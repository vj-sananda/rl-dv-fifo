==> flow/design.v <==
module fifo #(parameter depth = 8) 
  ( 
   full, empty, dataout, count, full_posedge, empty_posedge,filled,
   clk, rst, push, pop, datain
   );
   parameter width=8;
   parameter log2depth=$clog2(depth);
   input     clk,rst;
   input     push,pop;
   input [width-1:0] datain;
   output    full,empty,full_posedge,empty_posedge,filled;
   output [log2depth+3:0] count;
   output [width-1:0] dataout;
   reg [width-1:0]    mem[0:depth-1];
   integer reward ;
   reg [log2depth-1:0]  rd_ptr,wr_ptr;
   reg [log2depth:0] 	cnt, cnt_d1 ,cnt_w ;
   reg 			full, empty,full_d1,empty_d1,filled;
   wire full_posedge, empty_posedge;
   wire [log2depth+3:0] count ;
   assign count[log2depth:0] = cnt_w ;
   assign count[log2depth+3] = ^cnt_w ;
   assign count[log2depth+2] = &cnt_w ;
   assign count[log2depth+1] = |cnt_w ;   
   always @(posedge clk)
    if (rst) begin
      full_d1 <= 0;
      empty_d1 <= 1;
    end
    else begin
      full_d1 <= full;
      empty_d1 <= empty;
    end
   assign full_posedge = full &  ~full_d1 ;
   assign empty_posedge = empty & ~empty_d1;
   always @(posedge clk)
    if (rst)
      filled <= 0;
    else if (full_posedge)
      filled <= 1;
    else if (empty_posedge)
      filled <= 0;
   always @(posedge clk)
     if (rst)
       begin
        cnt <= 0;
        cnt_d1 <= 0;
        rd_ptr <=0 ;
        wr_ptr <=0 ;
       end
     else
      begin
        cnt <= cnt_w;
        cnt_d1 <= cnt ;
        if (push)
          begin
            mem[wr_ptr] <= datain;
            wr_ptr <= wr_ptr + 1;
          end
        if (pop)
          rd_ptr <= rd_ptr + 1 ;
       end  
   always @*
     casez({rst,push,pop})
       3'b000,3'b011:begin
        cnt_w = cnt ;
        full = (cnt_w == depth);
        empty = (cnt_w == 0);
       end
       3'b010: begin
        cnt_w = cnt + 1;
        full = (cnt_w == depth);
        empty = 0;
       end
       3'b001: begin
        cnt_w = cnt - 1;
        full = 0;
        empty = (cnt_w == 0);
       end
       3'b1zz: begin
         cnt_w = 0;
         full = 0;
         empty = 1;
       end
     endcase  
   wire [width-1:0]	       dataout = mem[rd_ptr] ;
endmodule  
Step by step through the tools: fifo

The steps from the RTL of fifo to its reports follow in flow order.
Line numbers count from 1 in the design file above.
Operators carry their Yosys type and port widths (W data, S select, Z words).
The mark -- stands for no value.

Design top: fifo
Clock: clk
Standard-cell library: sky130hd
Timing corner: tt_025C_1v80

After elaboration

Yosys after proc, flatten, opt, wreduce and memory -nomap, before mapping. Print and check cells are not counted. Equal cells are merged and count once.
Memory sizes are those after Yosys's memory passes, which may raise the word count (mostly to a power of two), join words into wider ones and drop unused or constant bits.

Cells after elaboration: 42
Memories kept: 1
Bits in writable memories: 64
Clocked read ports x word width: 8
Output and inout bits: 20
Bits of input ports: 12
Register bits after elaboration: 13

Reduce/logical cells: 9
Bitwise gates (word level): 4
Equality and inequality tests: 5
Muxes and demuxes: 13
$add $sub $neg: 4

Memory list:

| name | depth | bits a word | rd ports | write ports | line | RTL |
| mem  | 8     | 8           | 1        | 1           | 14   | `reg [width-1:0]    mem[0:depth-1];` |

Operators with widths:

| operator              | number |
| $pmux W4 S4           | 1 |
| $mux W8               | 2 |
| $mux W3               | 4 |
| $eq A4 B4 Y1 const B  | 2 |
| $logic_not A4 Y1      | 2 |
| $add A3 B1 Y3 const B | 2 |
| $eq A3 B2 Y1 const B  | 2 |
| $reduce_or A2 Y1      | 2 |
| $add A4 B1 Y4 const B | 1 |
| $sub A4 B1 Y4 const B | 1 |
| $reduce_and A4 Y1     | 1 |
| $reduce_or A4 Y1      | 1 |
| $reduce_xor A4 Y1     | 1 |
| $pmux W1 S4           | 1 |
| $mux W1               | 4 |
| $eq A3 B1 Y1 const B  | 1 |
| $logic_not A3 Y1      | 1 |
| $pmux W1 S3           | 1 |
| $and A1 B1 Y1         | 2 |
| $not A1 Y1            | 2 |
| $reduce_bool A2 Y1    | 1 |

Depth

Depth = most cells in a row (Yosys ltp): at word level without a register or memory, in the mapped netlist without a sequential cell, where the memories' decode and read muxes count.

Depth after elaboration: 6
ABC_AREA: 0
Depth in mapped cells: 10
Depth with buffers taken out: 9

Mapped cells and area

Source: synth_stat.txt of the flow (Yosys; design flattened, memories mapped). It holds for the ABC_AREA given above (unset counts as 0); a run with the other value may have another netlist.
Totals and module areas in this step are rounded.

Mapped cells: 216
Cell area after synthesis: 0.00354 mm²
Flip-flop cells: 80
Sequential area: 0.00224 mm²
Buffer cells: 11

Cell types:

| cell type                 | number | area in all (µm²) |
| sky130_fd_sc_hd__edfxtp_1 | 64     | 1.92E+03 |
| sky130_fd_sc_hd__mux4_1   | 13     | 341.578 |
| sky130_fd_sc_hd__dfxtp_1  | 16     | 320.307 |
| sky130_fd_sc_hd__ha_1     | 11     | 137.632 |
| sky130_fd_sc_hd__mux2_2   | 8      | 90.086 |
| sky130_fd_sc_hd__nor2_1   | 20     | 75.072 |
| sky130_fd_sc_hd__mux4_2   | 3      | 67.565 |
| sky130_fd_sc_hd__buf_6    | 4      | 45.043 |
| sky130_fd_sc_hd__xor2_1   | 5      | 43.792 |
| sky130_fd_sc_hd__mux2i_1  | 4      | 40.038 |
| sky130_fd_sc_hd__inv_1    | 10     | 37.536 |
| sky130_fd_sc_hd__xnor2_1  | 4      | 35.034 |
| sky130_fd_sc_hd__nand2_1  | 7      | 26.275 |
| sky130_fd_sc_hd__nor2b_1  | 4      | 25.024 |
| sky130_fd_sc_hd__buf_12   | 1      | 20.019 |
| sky130_fd_sc_hd__and2_1   | 3      | 18.768 |
| sky130_fd_sc_hd__nand2b_1 | 3      | 18.768 |
| sky130_fd_sc_hd__o32ai_2  | 1      | 16.266 |

Other cell types: 25; their cells: 35.

Timing after synthesis

OpenSTA on the mapped netlist: ideal clock, no wires. The path of least setup slack (recovery checks aside). Input and output delay are each 20% of the period. Register names are those of the netlist, which keeps one name where synthesis merged equal registers.

Path type: input port to output port
Start point: input port rst
End point: output port count[6]
Input delay: 0.578 ns
External output delay: 0.578 ns
Data arrival time: 2.223 ns
Path delay: 1.645 ns
Data required time: 2.312 ns
Path slack: 0.089 ns
Time at the first pin: 0.578 ns
Period: 2.89 ns
Stages: 9
Period reached after synthesis: 2.801 ns

"path delay" = arrival - input delay + setup time.
At an output port there is no setup time.
"stages" counts driving pins, that of a launching flip-flop among them; a cell with two outputs on the path counts twice.
"period reached after synthesis" is the clock period less the worst setup slack; recovery checks do not enter. This is arithmetic on one report: input and output delays are still those of the set period (20% each).
Between the ends stands the longest chain of elaborated cells between them, by number of cells; it is not shown to be the way that was timed. Of several equally long chains one is given.
A line is the first line of the expression or statement that the cell stems from. Yosys adds cells for indexed reads and writes and turns some case tables into memories.

Cells stage by stage: sky130_fd_sc_hd__buf_6 -> sky130_fd_sc_hd__or3b_4 -> sky130_fd_sc_hd__inv_1 -> sky130_fd_sc_hd__ha_1 -> sky130_fd_sc_hd__inv_1 -> sky130_fd_sc_hd__a31oi_1 -> sky130_fd_sc_hd__o221ai_1 -> sky130_fd_sc_hd__ha_1 -> sky130_fd_sc_hd__xor2_1
Length of the longest elaborated chain: 4
Elaborated cells on any way between the ends: 7
Classes of those cells: eq/ne (3); mux (1); reduce/logical (3)

RTL lines, path after synthesis:

| what              | line | RTL |
| start, declared   | 8    | `input     clk,rst;` |
| $logic_not A3 Y1  | 64   | `casez({rst,push,pop})` |
| $reduce_or A2 Y1  | 64   |  |
| $pmux W4 S4       | 64   |  |
| $reduce_xor A4 Y1 | 22   | `assign count[log2depth+3] = ^cnt_w ;` |
| end, declared     | 12   | `output [log2depth+3:0] count;` |

Timing after layout

Path of least setup slack in the final report of entry A (OpenROAD, finished layout, wires in). Where an end is a register, its clock arrival counts in the times.

Path type: input port to output port
Start point: input port rst
End point: output port count[6]
Data arrival time: 2.45 ns
Data required time: 2.53 ns
Time at the first pin: 0.63 ns
Input delay: 0.63 ns
External output delay: 0.63 ns
Period: 3.16 ns
Path slack: 0.08 ns
Stages: 10

Between the ends stands the longest chain of elaborated cells between them, by number of cells; it is not shown to be the way that was timed. Of several equally long chains one is given.

Cells stage by stage: sky130_fd_sc_hd__buf_6 -> sky130_fd_sc_hd__or3b_4 -> sky130_fd_sc_hd__inv_2 -> sky130_fd_sc_hd__ha_4 -> sky130_fd_sc_hd__inv_1 -> sky130_fd_sc_hd__o211ai_1 -> sky130_fd_sc_hd__o221ai_2 -> sky130_fd_sc_hd__ha_1 -> sky130_fd_sc_hd__xor2_1 -> sky130_fd_sc_hd__buf_2
Length of the longest elaborated chain: 4
Elaborated cells on any way between the ends: 7
Classes of those cells: eq/ne (3); mux (1); reduce/logical (3)

RTL lines, path after layout:

| what              | line | RTL |
| start, declared   | 8    | `input     clk,rst;` |
| $logic_not A3 Y1  | 64   | `casez({rst,push,pop})` |
| $reduce_or A2 Y1  | 64   |  |
| $pmux W4 S4       | 64   |  |
| $reduce_xor A4 Y1 | 22   | `assign count[log2depth+3] = ^cnt_w ;` |
| end, declared     | 12   | `output [log2depth+3:0] count;` |

# Flow runs of fifo

Design fifo on sky130hd. What follows are 2 stored runs of the flow, each under its own settings; their order means nothing. The constraints put input and output delay at 20% of the set period each and load the outputs with 0.01 pF.
"period achieved": clock period set for the run, less the worst setup slack. It is reckoned from that one timing run; input and output delays stay at 20% of the period that was set.
"time used up by the worst setup path" means the part of the period allowed to the worst setup path (the constraints hold back 20% at inputs and 20% at outputs) less its slack; where the path has registers, the arrival times of their clocks count too.
"overall power" rests on the timing tool's default activity at the inputs, not on a simulated workload.
Values from the reports are rounded here.

## Entry A

==> flow/run.sh <==
#!/bin/bash
# the make line also repeats the synthesis and layout settings of config.mk as NAME=value (left out here)
make -C /OpenROAD-flow-scripts/flow DESIGN_CONFIG=/design/flow/config.mk WORK_HOME=/design/flow/orfs CLKGATE_MAP_FILE= finish
==> flow/config.mk <==
export PLATFORM = sky130hd
export DESIGN_NAME = fifo
export DESIGN_NICKNAME = fifo
export VERILOG_FILES = /design/flow/design.v
export SDC_FILE = /design/flow/constraint.sdc
export NUM_CORES = 4
export LEC_CHECK = 0
export ABC_AREA = 0
export CAP_MARGIN = 35
export CORE_ASPECT_RATIO = 0.73
export CORE_MARGIN = 2
export CORE_UTILIZATION = 17
export CTS_CLUSTER_SIZE = 100
export GPL_TIMING_DRIVEN = 0
export MIN_ROUTING_LAYER = met2
export SLEW_MARGIN = 20
==> flow/constraint.sdc <==
create_clock -name core_clock -period 3.16 [get_ports {clk}]
set_input_delay 0.6320 -clock core_clock [delete_from_list [all_inputs] [get_ports {clk}]]
set_output_delay 0.6320 -clock core_clock [all_outputs]
set_load 0.01 [all_outputs]

| result of entry A | value |
|---|---|
| period achieved | 3.081 ns |
| utilization in the final report | 22.5% |
| overall power | 2600 uW |
| time used up by the worst setup path | 1.82 ns |
| worst setup path kind | input port to output port |
| setup slack of the worst path | 0.079 ns |
| mapped cell area after synthesis | 0.00354 mm² |
| std-cell area (final layout) | 0.00464 mm² |
| total die area | 0.022 mm² |

## Entry B

==> flow/run.sh <==
#!/bin/bash
# the make line also repeats the synthesis and layout settings of config.mk as NAME=value (left out here)
make -C /OpenROAD-flow-scripts/flow DESIGN_CONFIG=/design/flow/config.mk WORK_HOME=/design/flow/orfs CLKGATE_MAP_FILE= finish
==> flow/config.mk <==
export PLATFORM = sky130hd
export DESIGN_NAME = fifo
export DESIGN_NICKNAME = fifo
export VERILOG_FILES = /design/flow/design.v
export SDC_FILE = /design/flow/constraint.sdc
export NUM_CORES = 4
export LEC_CHECK = 0
export CAP_MARGIN = 20
export CORE_MARGIN = 2
export CORE_UTILIZATION = 56
export SLEW_MARGIN = 20
==> flow/constraint.sdc <==
create_clock -name core_clock -period 3.38 [get_ports {clk}]
set_input_delay 0.6760 -clock core_clock [delete_from_list [all_inputs] [get_ports {clk}]]
set_output_delay 0.6760 -clock core_clock [all_outputs]
set_load 0.01 [all_outputs]

| result of entry B | value |
|---|---|
| period achieved | 3.232 ns |
| utilization in the final report | 71.0% |
| overall power | 2070 uW |
| time used up by the worst setup path | 1.88 ns |
| worst setup path kind | input port to output port |
| setup slack of the worst path | 0.148 ns |
| mapped cell area after synthesis | 0.00354 mm² |
| std-cell area (final layout) | 0.00428 mm² |
| total die area | 0.00697 mm² |
